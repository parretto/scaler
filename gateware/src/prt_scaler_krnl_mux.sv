==> flow/design.v <==
`default_nettype none
module prt_scaler_krnl_mux
#(
    parameter                              P_BPC = 8            
)
(
    input wire                              CLK_IN,
    input wire [3:0]                        SEL_IN,
    input wire [P_BPC-1:0]                  A_DAT_IN,
    input wire [P_BPC-1:0]                  B_DAT_IN,
    input wire [P_BPC-1:0]                  C_DAT_IN,
    input wire [P_BPC-1:0]                  D_DAT_IN,
    input wire [P_BPC-1:0]                  E_DAT_IN,
    input wire [P_BPC-1:0]                  F_DAT_IN,
    input wire [P_BPC-1:0]                  G_DAT_IN,
    input wire [P_BPC-1:0]                  H_DAT_IN,
    input wire [P_BPC-1:0]                  I_DAT_IN,
    input wire [P_BPC-1:0]                  J_DAT_IN,
    output wire [P_BPC-1:0]                 DAT_OUT
);
logic [P_BPC-1:0]   clk_dat;
    always_ff @ (posedge CLK_IN)
    begin
        case (SEL_IN)
            'h1 : clk_dat <= B_DAT_IN;  
            'h2 : clk_dat <= C_DAT_IN;  
            'h3 : clk_dat <= D_DAT_IN;  
            'h4 : clk_dat <= E_DAT_IN;  
            'h8 : clk_dat <= F_DAT_IN;  
            'h9 : clk_dat <= G_DAT_IN;  
            'ha : clk_dat <= H_DAT_IN;  
            'hb : clk_dat <= I_DAT_IN;  
            'hc : clk_dat <= J_DAT_IN;  
            default : clk_dat <= A_DAT_IN;  
        endcase
    end
    assign DAT_OUT = clk_dat;
endmodule
`default_nettype wire
# Step by step through the tools: prt_scaler_krnl_mux
# Tool output for the design above, in the order of the flow.
# Line numbers count from 1 in the design file above.
# Operators: Yosys type, input widths -> output width; for muxes data width and select width s.
# Cell names lack the library's common part.
# The mark - stands for no value.
# design
top	prt_scaler_krnl_mux
clk_port	CLK_IN
lib	sky130hd
pvt_corner	tt_025C_1v80

# After elaboration
# Counts by Yosys on the flattened word-level netlist (proc, flatten, opt, wreduce; memories kept). Register bits leave out memories and registers merged into their read ports (data or address); mux counts leave out enables and synchronous resets folded into registers. Print and check cells are left out. Cells with the same type and inputs are merged into one.
# classes
n_addsub	0
n_mul	0
div	0
compare	0
equal	9
shift	0
muxes	1
n_logic	0
reduce_logical	0
# ops
op	count
$pmux 8 s9	1
$eq 4x4->1 const B	5
$eq 4x2->1 const B	2
$eq 4x1->1 const B	1
$eq 4x3->1 const B	1
# word_totals
register_bits	8
latchBits	0
ramBits	0
mem_bits_ro	0
clocked_rd_ports_x_width	0
n_memories	0
inputBits	85
output_inout_bits	8
wordCells	11

# Depth
# Depth = most cells in a row (Yosys ltp): at word level without a register or memory, in the mapped netlist without a sequential cell, where the memories' decode and read muxes count.
# depth
depth_word	2
ABC_AREA	1
depth_mapped	7
mapped_depth_nobuf	7

# Synthesis result
# Yosys stat after the flow's synthesis: flattened, memories mapped to cells. It holds for the ABC_AREA given above (unset counts as 0); a run with the other value may have another netlist.
# The area totals of this step are shown rounded.
# types
cell	count	type_area_um2
nand3_1	64	320.307
nand2_1	52	195.187
dfxtp_1	8	160.154
nor2_1	20	75.072
nand4_1	8	50.048
buf_2	6	30.029
inv_1	7	26.275
nor2_2	3	18.768
nor3_2	1	10.01
o21ai_0	1	5.005
# synth_totals
mapped_cells	170
area_mm2	0.00089
sequential_area_mm2	0.00016
flip_flops	8
n_buf	6

# Path before layout
# Path of least setup slack by OpenSTA after synthesis, without wires, with an ideal clock, recovery checks aside; 20% of the period is set as input and as output delay. Where synthesis merged equal registers, the netlist keeps one of their names.
# synth_timing
kind	input port to flip-flop
start	input SEL_IN[3]
end	register clk_dat[0]
period_ns	2.08
in_delay_ns	0.416
setup_time_ns	0.064
launch_ns	0.416
t_arrival_ns	1.160
required_time_ns	2.016
setup_slack_ns	0.856
delay_ns	0.808
driving_pins	5
path_buffers	0
synth_period_reached_ns	1.224
# "delay_ns" = arrival - input delay + setup time.
# "driving_pins" counts driving pins, that of a launching flip-flop among them; a cell with two outputs on the path counts twice.
# "synth_period_reached_ns" = period - worst setup slack (recovery checks aside). The figure is calculated, with input and output delays left at 20% of the set period.
# Between the ends stands the longest chain of elaborated cells between them, by number of cells; it is not shown to be the way that was timed. Of several equally long chains one is given.
# A line is the first line of the expression or statement that the cell stems from. Yosys adds cells for indexed reads and writes and turns some case tables into memories.
# A register here has more assigning lines than the two given.
# synth_between
path_cell_list	nor2_2 > inv_1 > nor3_2 > nand2_1 > nand4_1
elab_chain_len	2
cells_between	10
cone_lines	1
cone_classes	9 x eq/ne; 1 x mux
# synth_lines
element	line_no	rtl
start: declaration	8	input wire [3:0]                        SEL_IN,
$eq 4x4->1	24	case (SEL_IN)
$pmux 8 s9	24
end: assignment	25	'h1 : clk_dat <= B_DAT_IN;
end: assignment	26	'h2 : clk_dat <= C_DAT_IN;
end: declaration	21	logic [P_BPC-1:0]   clk_dat;

# Timing after layout
# Path of least setup slack in the final report of record 2 (OpenROAD, finished layout, wires in). Where an end is a register, its clock arrival counts in the times.
# layout_timing
kind	input port to flip-flop
start	input SEL_IN[0]
end	register clk_dat[0]
period_ns	1.1
in_delay_ns	0.22
setup_time_ns	0.06
launch_ns	0.22
t_arrival_ns	1.18
required_time_ns	1.26
setup_slack_ns	0.08
driving_pins	9
path_buffers	4
# Between the ends stands the longest chain of elaborated cells between them, by number of cells; it is not shown to be the way that was timed. Of several equally long chains one is given.
# A register here has more assigning lines than the two given.
# layout_between
path_cell_list	buf_6 > buf_6 > nor2_4 > buf_6 > buf_12 > nand3_2 > nand2_2 > nor2_1 > nand4_1
elab_chain_len	2
cells_between	10
cone_lines	1
cone_classes	9 x eq/ne; 1 x mux
# layout_lines
element	line_no	rtl
start: declaration	8	input wire [3:0]                        SEL_IN,
$eq 4x4->1	24	case (SEL_IN)
$pmux 8 s9	24
end: assignment	25	'h1 : clk_dat <= B_DAT_IN;
end: assignment	26	'h2 : clk_dat <= C_DAT_IN;
end: declaration	21	logic [P_BPC-1:0]   clk_dat;

# Measured data: module prt_scaler_krnl_mux, platform sky130hd, 2 stored runs of the flow under differing settings, order arbitrary. Input and output delays are each 20% of the period that was set; the output load is 0.01 pF.
# "period_less_ws_ns" = clock period - worst setup slack. The figure is calculated, with input and output delays left at 20% of the set period.
# "worst_path_ns" is the time allowed to the run's worst setup path (the clock period less input and output delay, where it has them) less its slack. Clock arrival times count: a late capture clock shortens it, a late launch clock lengthens it.
# "power_total_mw": no workload was simulated; the value follows from the tool's default switching activity.
# The measured numbers are rounded.
# Among the settings, -- means not set for that run.
# Results: -- = not shown.
stored run	period_ns	CORE_UTILIZATION	SETUP_SLACK_MARGIN	PLACE_DENSITY	CELL_PAD_IN_SITES_DETAIL_PLACEMENT	TNS_END_PERCENT	ABC_AREA	GPL_TIMING_DRIVEN	GPL_ROUTABILITY_DRIVEN	CTS_CLUSTER_SIZE	MIN_ROUTING_LAYER	CAP_MARGIN	CORE_MARGIN	SLEW_MARGIN	CELL_PAD_IN_SITES_GLOBAL_PLACEMENT	CTS_CLUSTER_DIAMETER	layout_stdcell_area_mm2	power_total_mw	final_die_area_mm2	period_less_ws_ns	final_util_frac	synth_chip_area_mm2	total_negative_slack_ns	hold_worst_slack_ns	timing.setup.ws_ns	worst_path_ns	worst_path_kind
record 1	1.61	26	-0.1	0.44	2	85	0	0	1	97	met1	20	2	20	--	--	--	--	--	--	--	--	--	--	--	--	--
record 2	1.1	17	0.09	--	--	--	1	--	--	--	met1	15	2	20	1	307	0.0024	1.5	0.0058	1.022	0.46	0.00089	0.000	0.56	0.078	0.80	input port to flip-flop
# Record 1: did not finish, clock tree synthesis stopped with DPL-0033
