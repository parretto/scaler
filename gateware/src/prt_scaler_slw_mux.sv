==> flow/design.v <==
`default_nettype none
module prt_scaler_slw_mux
#(
    parameter                              P_BPC = 8            
)
(
    input wire                              CLK_IN,
    input wire [2:0]                        SEL_IN,
    input wire                              WR_IN,
    input wire [P_BPC-1:0]                  A_DAT_IN,
    input wire [P_BPC-1:0]                  B_DAT_IN,
    input wire [P_BPC-1:0]                  C_DAT_IN,
    input wire [P_BPC-1:0]                  D_DAT_IN,
    input wire [P_BPC-1:0]                  E_DAT_IN,
    input wire [P_BPC-1:0]                  F_DAT_IN,
    input wire [P_BPC-1:0]                  G_DAT_IN,
    output wire [P_BPC-1:0]                 DAT_OUT
);
logic [P_BPC-1:0]   clk_dat;
    always_ff @ (posedge CLK_IN)
    begin
        if (WR_IN)
        begin
            case (SEL_IN)
                'd1 : 
                begin   
                    clk_dat <= B_DAT_IN;
                end
                'd2 : 
                begin   
                    clk_dat <= C_DAT_IN;
                end
                'd3 : 
                begin   
                    clk_dat <= D_DAT_IN;
                end
                'd4 : 
                begin   
                    clk_dat <= E_DAT_IN;
                end
                'd5 : 
                begin   
                    clk_dat <= F_DAT_IN;
                end
                'd6 : 
                begin   
                    clk_dat <= G_DAT_IN;
                end
                default : 
                begin   
                    clk_dat <= A_DAT_IN;
                end
            endcase
        end
    end
    assign DAT_OUT = clk_dat;
endmodule
`default_nettype wire
# ---- Tool chain data of prt_scaler_slw_mux
# The steps from the RTL of prt_scaler_slw_mux to its reports follow in flow order.
# Line numbers count from 1 in the design file above.
# Operators carry their Yosys type and port widths (W data, S select, Z words).
# Cell names lack the library's common part.
# The mark - stands for no value.
dict set report inputs {
  top {prt_scaler_slw_mux}
  clk_port {CLK_IN}
  cell_library {sky130hd}
  lib_corner {tt_025C_1v80}
}

# ---- Word level
# Counts by Yosys on the flattened word-level netlist (proc, flatten, opt, wreduce; memories kept). Register bits leave out memories and registers merged into their read ports (data or address); mux counts leave out enables and synchronous resets folded into registers. Print and check cells are left out. Cells with the same type and inputs are merged into one.
dict set report bits {
  out_inout_bits 8
  word_cells 8
  register_bits 8
}
dict set report op_classes {
  equal 6
  muxes 1
}
# op count
set op_table {}
lappend op_table {{$pmux W8 S6} 1}
lappend op_table {{$eq A3 B3 Y1 const B} 3}
lappend op_table {{$eq A3 B2 Y1 const B} 2}
lappend op_table {{$eq A3 B1 Y1 const B} 1}

# ---- Depth
# Yosys ltp: most cells in a row. Word level: on the elaborated netlist, between registers, memories and ports. Mapped: between sequential cells and ports; inverters and the memories' decode and read muxes count.
dict set report logic_depth {
  depth_word 2
  ABC_AREA 1
  mapped_depth 7
}

# ---- After synthesis
# Source: synth_stat.txt of the flow (Yosys; design flattened, memories mapped). It holds for the ABC_AREA given above (unset counts as 0); a run with the other value may have another netlist.
dict set report mapped {
  cells 131
  ff_cells 8
  mapped_area_um2 934.6
  n_buf 11
}
# type count type_area_um2
set types {}
lappend types {nand4_1 40 250.24}
lappend types {edfxtp_1 8 240.23}
lappend types {nand3_1 24 120.115}
lappend types {nand2_1 25 93.84}
lappend types {buf_6 8 90.086}
lappend types {inv_1 9 33.782}
lappend types {nor2_1 8 30.029}
lappend types {nor2_4 2 22.522}
lappend types {o21ai_4 1 16.266}
lappend types {buf_2 2 10.01}
lappend types {nand3_2 1 10.01}
lappend types {buf_4 1 7.507}
lappend types {inv_4 1 6.256}
lappend types {inv_2 1 3.754}

# ---- Timing after synthesis
# OpenSTA on the mapped netlist: ideal clock, no wires. The path of least setup slack (recovery checks aside). Input and output delay are each 20% of the period. Register names are those of the netlist, which keeps one name where synthesis merged equal registers.
dict set report synth_path {
  path_type {input to register}
  start {input SEL_IN[2]}
  end {register clk_dat[4]}
  required_ps 1410
  driving_pins 6
  period_ps 1670
  setup_slack_ps 535
  n_path_buf 2
  in_delay_ps 334
  arrival_time_ps 876
  delay_ps 802
  synth_period_reached_ps 1135
}
# "delay_ps" = arrival - input delay + setup time.
# "driving_pins": output pins that drive a net of the path, with the launching flip-flop's if there is one; two outputs of one cell count as two.
# "synth_period_reached_ps" = period - worst setup slack (recovery checks aside). The figure is calculated, with input and output delays left at 20% of the set period.
# The rows between start and end are the longest chain of elaborated cells between them; the timing report does not say that the signal goes this way. Where chains are equally long, one stands for them.
# Each line given opens the expression or statement behind the cell; cells for indexed reads and writes are added by Yosys, which also makes memories of some case tables.
# At most two assigning lines are given for a register; there are more.
dict set report synth_between {
  cell_sequence {buf_6 -> buf_2 -> nand4_1 -> nand2_1 -> nor2_1 -> nand3_1}
  elab_chain_cells 2
  cone_cells 7
  classes_between {eq/ne: 6; mux: 1}
}
# item line_no
set synth_rtl {}
lappend synth_rtl {{start: declaration} 8} ;# input wire [2:0]                        SEL_IN,
lappend synth_rtl {{$eq A3 B3 Y1} 24} ;# case (SEL_IN)
lappend synth_rtl {{$pmux W8 S6} 24}
lappend synth_rtl {{end: assignment} 27} ;# clk_dat <= B_DAT_IN;
lappend synth_rtl {{end: assignment} 31} ;# clk_dat <= C_DAT_IN;
lappend synth_rtl {{end: declaration} 19} ;# logic [P_BPC-1:0]   clk_dat;

# ---- Worst path after layout
# From the final timing report of run 1: the path of least setup slack in the routed layout; clock arrival at registers is part of the times.
# The report prints the path's times to 10 ps; the period is as set.
dict set report layout_path {
  path_type {input to register}
  start {input SEL_IN[2]}
  end {register clk_dat[5]}
  setup_slack_ps 760
  in_delay_ps 480
  driving_pins 5
  period_ps 2400
  n_path_buf 1
  arrival_time_ps 1610
  required_ps 2370
}
# The rows between start and end are the longest chain of elaborated cells between them; the timing report does not say that the signal goes this way. Where chains are equally long, one stands for them.
# At most two assigning lines are given for a register; there are more.
dict set report layout_between {
  cell_sequence {clkdlybuf4s50_1 -> inv_4 -> nand3_2 -> nand4_1 -> nand3_1}
  elab_chain_cells 2
  cone_cells 7
  classes_between {eq/ne: 6; mux: 1}
}
# item line_no
set layout_rtl {}
lappend layout_rtl {{start: declaration} 8} ;# input wire [2:0]                        SEL_IN,
lappend layout_rtl {{$eq A3 B3 Y1} 24} ;# case (SEL_IN)
lappend layout_rtl {{$pmux W8 S6} 24}
lappend layout_rtl {{end: assignment} 27} ;# clk_dat <= B_DAT_IN;
lappend layout_rtl {{end: assignment} 31} ;# clk_dat <= C_DAT_IN;
lappend layout_rtl {{end: declaration} 19} ;# logic [P_BPC-1:0]   clk_dat;

; Top module prt_scaler_slw_mux; platform sky130hd; tools Yosys and OpenROAD; 2 stored runs in no particular order. Input and output delays are each 20% of the period that was set; the output load is 0.01 pF.
; By "clock_period_reached_ps" is meant the clock period of the run minus its worst setup slack. This is arithmetic on one report: input and output delays are still those of the set period (20% each).
; "worst_path_allowed_less_slack_ps": the worst setup path's part of the clock period (all of it between registers, 20% less for each end at a port) less its slack. A launch clock that arrives late makes it longer, a capture clock that arrives late makes it shorter.
; "power_mw" rests on the timing tool's default activity at the inputs, not on a simulated workload.
; "worst_path_allowed_less_slack_ps" is given in steps of 10 ps.

[run 1: settings]
period_ns = 2.4
CORE_UTILIZATION = 29
SETUP_SLACK_MARGIN = 0.58
PLACE_DENSITY = 0.41
HOLD_SLACK_MARGIN = -0.07
CORE_ASPECT_RATIO = 0.74
CELL_PAD_IN_SITES_GLOBAL_PLACEMENT = 0
CELL_PAD_IN_SITES_DETAIL_PLACEMENT = 0
ABC_AREA = 1
GPL_ROUTABILITY_DRIVEN = 0
CAP_MARGIN = 40
MAX_ROUTING_LAYER = met5
CORE_MARGIN = 2
SLEW_MARGIN = 20
[run 1: results]
ws_setup_ps = 761
clock_period_reached_ps = 1639
hold_ws_ps = 957
final_util_frac = 0.543
synth_chip_area_um2 = 934.6
cell_area_final_um2 = 1639.1
fin_tns_ps = 0
total_die_area_um2 = 3698.2
worst_path_allowed_less_slack_ps = 1160
path_kind = input to register
power_mw = 0.5839

[run 2: settings]
period_ns = 2.69
CORE_UTILIZATION = 67
PLACE_DENSITY_LB_ADDON = 0.13
ABC_AREA = 0
CAP_MARGIN = 20
CORE_MARGIN = 2
SLEW_MARGIN = 20
[run 2: results]
outcome = did not finish, placement stopped with FLW-0024
