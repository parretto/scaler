==> flow/design.v <==
`default_nettype none
module prt_scaler_krnl_mac
#(
     parameter P_BPC = 8
)
(
     input wire                    CLK_IN,
     input wire     [P_BPC-1:0]    C0_IN,  
     input wire     [P_BPC-1:0]    C1_IN,  
     input wire     [P_BPC-1:0]    C2_IN,  
     input wire     [P_BPC-1:0]    C3_IN,  
     input wire     [P_BPC-1:0]    P0_IN,  
     input wire     [P_BPC-1:0]    P1_IN,  
     input wire     [P_BPC-1:0]    P2_IN,  
     input wire     [P_BPC-1:0]    P3_IN,  
     output wire    [P_BPC-1:0]    P_OUT  
);
wire  [P_BPC-1:0]        clk_c[0:3];    
wire  [P_BPC-1:0]        clk_s[0:3];    
logic [(P_BPC*2)-1:0]    clk_m[0:3];    
logic [P_BPC+1:0]        clk_a[0:2];    
logic [P_BPC-1:0]        clk_p;
     assign clk_c[0] = C0_IN;
     assign clk_c[1] = C1_IN;
     assign clk_c[2] = C2_IN;
     assign clk_c[3] = C3_IN;
     assign clk_s[0] = P0_IN;
     assign clk_s[1] = P1_IN;
     assign clk_s[2] = P2_IN;
     assign clk_s[3] = P3_IN;
     always_ff @ (posedge CLK_IN)
     begin
          for (int i = 0; i < 4; i++)
               clk_m[i] <= clk_s[i] * clk_c[i];
     end
     always_ff @ (posedge CLK_IN)
     begin
          clk_a[0] <= clk_m[0][P_BPC+:P_BPC] + clk_m[1][P_BPC+:P_BPC];
          clk_a[1] <= clk_m[2][P_BPC+:P_BPC] + clk_m[3][P_BPC+:P_BPC];
          clk_a[2] <= clk_a[0] + clk_a[1];
     end
     always_ff @ (posedge CLK_IN)
     begin
          if (clk_a[2] > ((2**P_BPC)-1))
               clk_p <= '1;
          else
               clk_p <= clk_a[2][0+:P_BPC];
     end
     assign P_OUT = clk_p;
endmodule
`default_nettype wire
# From RTL to reports: prt_scaler_krnl_mac
# Tool output for the design above, in the order of the flow.
# Lines are those of the file above, counted from 1.
# Cell names lack the library's common part.
# A cell with - has no value.
[setup]
top_module = "prt_scaler_krnl_mac"
clock_port = "CLK_IN"
library = "sky130hd"
lib_corner = "tt_025C_1v80"

# After elaboration
# Source: Yosys, flattened and elaborated. Widths are those after wreduce; folded enables and synchronous resets count as part of the registers. Registers that Yosys merges into a memory's read port (data or address) are not register bits. Print and check cells do not count. Equal cells are merged and count once.
[word_totals]
regBits = 100
word_cells = 16
input_bits = 65
out_inout_bits = 8
[classes]
n_addsub = 3
mul = 4
cmp = 1
[op_table]
columns = ["cell", "count"]
rows = [
  ["multiplier 8 x 8 -> 16 bit", 4],
  ["adder 8 x 8 -> 9 bit", 2],
  ["greater-than comparator 10 x 8 -> 1 bit (second input constant)", 1],
  ["adder 9 x 9 -> 10 bit", 1],
]

# Logic depth
# Yosys ltp: most cells in a row. Word level: on the elaborated netlist, between registers, memories and ports. Mapped: between sequential cells and ports; inverters and the memories' decode and read muxes count.
[depth]
ltp_word = 1
ABC_AREA = 0
ltp_mapped = 17
ltp_nobuf = 17

# Netlist
# Yosys stat after the flow's synthesis: flattened, memories mapped to cells. It holds for the ABC_AREA given above (unset counts as 0); a run with the other value may have another netlist.
[synth_totals]
ffs = 68
seq_area_um2 = 1361.3
buffers = 0
stdcells = 1003
area_um2 = 9763.1
[types]
columns = ["cell", "count", "area_total_um2"]
rows = [
  ["fa_1", 143, 2.86E+03],
  ["ha_1", 157, 1.96E+03],
  ["dfxtp_1", 68, 1.36E+03],
  ["and2_1", 194, 1.21E+03],
  ["inv_1", 169, 634.358],
  ["xnor2_1", 27, 236.477],
  ["nand2_1", 60, 225.216],
  ["xor2_1", 20, 175.168],
  ["a21oi_1", 25, 125.12],
  ["a21o_1", 15, 112.608],
  ["nor2_1", 18, 67.565],
  ["o21ai_1", 13, 65.062],
  ["o31ai_4", 3, 63.811],
  ["or3_1", 10, 62.56],
  ["and2_2", 5, 37.536],
  ["o21a_1", 5, 37.536],
  ["nand3_1", 7, 35.034],
  ["nor3_1", 7, 35.034],
]
# Other cell types: 30; their cells: 57.

# Worst setup path after synthesis
# OpenSTA on the mapped netlist: ideal clock, no wires. The path of least setup slack (recovery checks aside). Input and output delay are each 20% of the period. Register names are those of the netlist, which keeps one name where synthesis merged equal registers.
[synth_timing]
path_type = "input port to flip-flop"
start = "input port C2_IN[2]"
end = "register clk_m[2][15]"
t_first_pin_ps = 972
n_path_buf = 0
t_required_ps = 4788
setup_ps = 72
arrival_ps = 4549
path_stages = 15
slack_ps = 239
clock_period_ps = 4860
delay_ps = 3649
input_delay_ps = 972
period_less_setup_slack_ps = 4621
# "delay_ps" is the arrival time less input delay plus setup time.
# "path_stages": output pins that drive a net of the path, with the launching flip-flop's if there is one; two outputs of one cell count as two.
# "period_less_setup_slack_ps" is the clock period less the worst setup slack; recovery checks do not enter. This is arithmetic on one report: input and output delays are still those of the set period (20% each).
# Between the ends stands the longest chain of elaborated cells between them, by number of cells; it is not shown to be the way that was timed. Of several equally long chains one is given.
# A line is the first line of the expression or statement that the cell stems from. Yosys adds cells for indexed reads and writes and turns some case tables into memories.
[synth_between]
cell_sequence = "and2_1 fa_1 fa_1 fa_1 inv_1 fa_1 inv_1 ha_1 a21o_1 a21oi_1 o31ai_4 nor3_1 o21bai_2 a31oi_1 xnor2_1"
elab_chain_len = 1
cells_between = 1
lines_between = 1
cone_classes = "1 x mul"
[synth_lines]
columns = ["element", "line", "rtl"]
rows = [
  ["start: declaration", 10, "input wire     [P_BPC-1:0]    C2_IN,"],
  ["multiplier 8 x 8 -> 16 bit", 34, "clk_m[i] <= clk_s[i] * clk_c[i];"],
  ["end: assignment", 34, ""],
  ["end: declaration", 20, "logic [(P_BPC*2)-1:0]    clk_m[0:3];"],
]

# Below are 2 stored runs of the flow (Yosys, OpenROAD; platform sky130hd) on prt_scaler_krnl_mac, each with its settings, unordered. Constraints: input delay and output delay 20% of the set period each, output load 0.01 pF.

[[run]]
name = "run 1"
[run.settings]
period_ns = 6.31
CORE_UTILIZATION = 63
SETUP_SLACK_MARGIN = -0.23
PLACE_DENSITY_LB_ADDON = 0.25
CORE_ASPECT_RATIO = 0.52
CELL_PAD_IN_SITES_GLOBAL_PLACEMENT = 2
CELL_PAD_IN_SITES_DETAIL_PLACEMENT = 2
GPL_TIMING_DRIVEN = 1
GPL_ROUTABILITY_DRIVEN = 0
SLEW_MARGIN = 25
CAP_MARGIN = 20
CORE_MARGIN = 2
[run.results]
outcome = "incomplete, placement halted on FLW-0024"

[[run]]
name = "run 2"
[run.settings]
period_ns = 5.05
CORE_UTILIZATION = 50
PLACE_DENSITY_LB_ADDON = 0.18
CELL_PAD_IN_SITES_GLOBAL_PLACEMENT = 3
CELL_PAD_IN_SITES_DETAIL_PLACEMENT = 0
ABC_AREA = 1
GPL_TIMING_DRIVEN = 1
GPL_ROUTABILITY_DRIVEN = 1
CTS_CLUSTER_SIZE = 59
SLEW_MARGIN = 20
MIN_ROUTING_LAYER = "met1"
MAX_ROUTING_LAYER = "met4"
CAP_MARGIN = 20
CORE_MARGIN = 2
[run.results]
outcome = "incomplete, placement halted on FLW-0024"
